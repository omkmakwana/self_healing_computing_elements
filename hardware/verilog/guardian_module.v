==> flow/design.v <==
module guardian_module #(
    parameter BLOCK_ID = 0,
    parameter FEATURE_WIDTH = 16,
    parameter SCORE_WIDTH = 16
) (
    input  wire              clk,
    input  wire              rst_n,
    input  wire [11:0]       temp_code,
    input  wire [11:0]       volt_code,
    input  wire [15:0]       timing_margin,
    input  wire              enable,
    output reg               alert_valid,
    output reg  [15:0]       anomaly_score,
    output reg  [15:0]       block_id
);
    reg [11:0] temp_prev, volt_prev;
    wire [12:0] temp_delta = {1'b0,temp_code} - {1'b0,temp_prev};
    wire [12:0] volt_delta = {1'b0,volt_code} - {1'b0,volt_prev};
    wire [15:0] score_raw = (temp_delta[12] ? -temp_delta[11:0] : temp_delta[11:0]) +
                            (volt_delta[12] ? -volt_delta[11:0] : volt_delta[11:0]) +
                            (timing_margin[15:8]);
    localparam [15:0] THRESHOLD = 16'd80;
    always @(posedge clk or negedge rst_n) begin
        if(!rst_n) begin
            temp_prev     <= 0;
            volt_prev     <= 0;
            anomaly_score <= 0;
            alert_valid   <= 0;
            block_id      <= BLOCK_ID;
        end else if (enable) begin
            temp_prev     <= temp_code;
            volt_prev     <= volt_code;
            anomaly_score <= score_raw;
            if (score_raw > THRESHOLD) begin
                alert_valid <= 1'b1;
            end else begin
                alert_valid <= 1'b0;
            end
        end else begin
            alert_valid <= 1'b0;
        end
    end
endmodule
# == Tool chain data of guardian_module ==
# The steps from the RTL of guardian_module to its reports follow in flow order.
# Lines are those of the file above, counted from 1.
# Operators: Yosys type, input widths -> output width; for muxes data width and select width s.
# Library cell names are shortened.
# A cell with n/a has no value.
# design
top,guardian_module
clock,clk
cell_library,sky130hd
lib_corner,tt_025C_1v80

# == Elaborated design ==
# Source: Yosys, flattened and elaborated, memories not mapped. Widths are those after wreduce; folded enables and synchronous resets count as part of the registers. Registers that Yosys merges into a memory's read port (data or address) are not register bits. Print and check cells do not count. Equal cells are merged and count once.
# word_totals
regBits,41
latch_bits,0
mem_bits_rw,0
mem_bits_ro,0
clocked_rd_ports_x_width,0
mem_count,0
in_bits,43
elab_cells,15
# classes
addsub,6
mul,0
n_div,0
cmp,1
eq_ne,0
shift,0
muxes,4
n_logic,0
n_reduce_logical,0
# op_table
cell,count
$neg 12->16,2
$mux 16,2
$sub 12x12->13,2
$add 16x16->16,1
$gt 16x7->1 const B,1
$add 16x8->16,1
$mux 1,2

# == Depth ==
# Longest topological path by Yosys (ltp), each cell counted once; first at word level (registers and memories cut), then after technology mapping (sequential cells cut; the memories' decode and read muxes count).
# depth
word_depth,8
abc_area,0
ltp_mapped,23

# == Mapped cells and area ==
# Source: synth_stat.txt of the flow (Yosys; design flattened, memories mapped). It holds for the ABC_AREA given above (unset counts as 0); a run with the other value may have another netlist.
# mapped
cells,498
area_mm2,0.0042641
flip_flops,41
buf_cells,26
# by_type
type,count,type_area_um2
dfrtp_1,41,1.03E+03
ha_1,47,588.064
xnor2_1,27,236.477
fa_1,11,220.211
xor2_1,24,210.202
inv_1,48,180.173
o21ai_0,35,175.168
nand2_1,45,168.912
a21oi_1,33,165.158
mux2_2,14,157.651
nor2_1,38,142.637
buf_4,16,120.115
a21o_1,8,60.058
o21a_1,7,52.55
nand2b_1,6,37.536
clkbuf_1,9,33.782
a31oi_1,5,31.28
and3_1,5,31.28
# Not listed: further types 43, cells in them 79.

# == Timing after synthesis ==
# Source: OpenSTA report_checks on the synthesized netlist (no wires, ideal clock, input and output delay 20% of the period each), path of least setup slack; recovery checks are left aside. Register names are those of the netlist, which keeps one name where synthesis merged equal registers.
# synth_timing
path_kind,input to register
from,input port temp_code[0]
to,register alert_valid
tclk_ns,7.17
in_delay_ns,1.434
launch_ns,1.434
arrival_time_ns,6.119
required_time_ns,7.041
slack_ns,0.921
path_delay_ns,4.814
path_stages,23
path_buffers,1
period_less_setup_slack_ns,6.249
# "path_delay_ns" = arrival - input delay + setup time.
# "path_stages" counts driving pins, that of a launching flip-flop among them; a cell with two outputs on the path counts twice.
# "period_less_setup_slack_ns" is the clock period less the worst setup slack; recovery checks do not enter. This is arithmetic on one report: input and output delays are still those of the set period (20% each).
# Between the ends stands the longest chain of elaborated cells between them, by number of cells; it is not shown to be the way that was timed. Of several equally long chains one is given.
# A line is the first line of the expression or statement that the cell stems from. Yosys adds cells for indexed reads and writes and turns some case tables into memories.
# At most two assigning lines are given for a register; there are more.
# synth_between
path_cell_list,inv_1 > ha_1 > inv_1 > fa_1 > a211oi_1 > o21ai_1 > nand2_1 > o211a_1 > a21oi_1 > clkbuf_1 > nor2_1 > xor2_1 > fa_1 > inv_1 > fa_1 > a211oi_1 > o21ai_0 > a2111oi_0 > nor3_1 > a31oi_1 > xnor2_1 > xnor3_1 > o41a_1
elab_chain_cells,8
cone_cells,8
lines_between,4
cone_classes,4 x add/sub; 1 x compare; 3 x mux
# synth_lines
item,line_no,text
from (decl),8,"input  wire [11:0]       temp_code,"
$sub 12x12->13,17,"wire [12:0] temp_delta = {1'b0,temp_code} - {1'b0,temp_prev};"
$neg 12->16,19,
$mux 16,19,
$add 16x16->16,19,
$add 16x8->16,19,
$gt 16x7->1,34,
$mux 1,34,
$mux 1,30,end else if (enable) begin
to (assign),28,alert_valid   <= 0;
to (assign),35,alert_valid <= 1'b1;
to (decl),12,"output reg               alert_valid,"

# == Timing after layout ==
# From the final timing report of record 2: the path of least setup slack in the routed layout; clock arrival at registers is part of the times.
# layout_timing
path_kind,input to register
from,input port volt_code[0]
to,register alert_valid
tclk_ns,11.1
in_delay_ns,2.22
launch_ns,2.22
arrival_time_ns,8.25
required_time_ns,11.31
slack_ns,3.06
path_stages,22
path_buffers,1
# Between the ends stands the longest chain of elaborated cells between them, by number of cells; it is not shown to be the way that was timed. Of several equally long chains one is given.
# At most two assigning lines are given for a register; there are more.
# layout_between
path_cell_list,clkdlybuf4s50_1 > inv_1 > ha_1 > fa_1 > nor2b_1 > o2111ai_2 > nand2_2 > a221oi_4 > o21ai_1 > nor2_1 > a21oi_1 > fa_1 > ha_1 > fa_1 > a211oi_1 > o21ai_0 > a2111oi_0 > nor3_1 > a31oi_1 > xnor2_1 > xnor3_1 > o41a_1
elab_chain_cells,8
cone_cells,8
lines_between,5
cone_classes,4 x add/sub; 1 x compare; 3 x mux
# layout_lines
item,line_no,text
from (decl),9,"input  wire [11:0]       volt_code,"
$sub 12x12->13,18,"wire [12:0] volt_delta = {1'b0,volt_code} - {1'b0,volt_prev};"
$neg 12->16,20,(volt_delta[12] ? -volt_delta[11:0] : volt_delta[11:0]) +
$mux 16,20,
$add 16x16->16,19,
$add 16x8->16,19,
$gt 16x7->1,34,
$mux 1,34,
$mux 1,30,end else if (enable) begin
to (assign),28,alert_valid   <= 0;
to (assign),35,alert_valid <= 1'b1;
to (decl),12,"output reg               alert_valid,"

# Module guardian_module, platform sky130hd: 2 stored runs of the flow (Yosys, OpenROAD) with differing settings, in no particular order. Input and output delays are each 20% of the period that was set; the output load is 0.01 pF.
# By "power_mw" is meant OpenSTA's value without simulated activity: inputs other than the clock are taken to toggle once in ten clock periods, and the tool carries that through the logic.
# A setting shown as . is not set for that run.
# Results: . = not shown.
item,record 1,record 2
period_ns,7.89,11.1
CORE_UTILIZATION,70,38
PLACE_DENSITY,0.87,.
CORE_MARGIN,3,2
CELL_PAD_IN_SITES_DETAIL_PLACEMENT,1,1
GPL_TIMING_DRIVEN,0,0
GPL_ROUTABILITY_DRIVEN,1,1
CTS_CLUSTER_SIZE,54,42
CAP_MARGIN,35,20
SLEW_MARGIN,5,20
CELL_PAD_IN_SITES_GLOBAL_PLACEMENT,.,1
post_synth_area_mm2,.,0.0042641
setup_tns_ns,.,0.000
setup_worst_slack_ns,.,3.064
stdcell_area_mm2,.,0.0051337
final_die_area_mm2,.,0.0120846
power_mw,.,1.329
# Record 1: no final report: placement broke off with DPL-0033
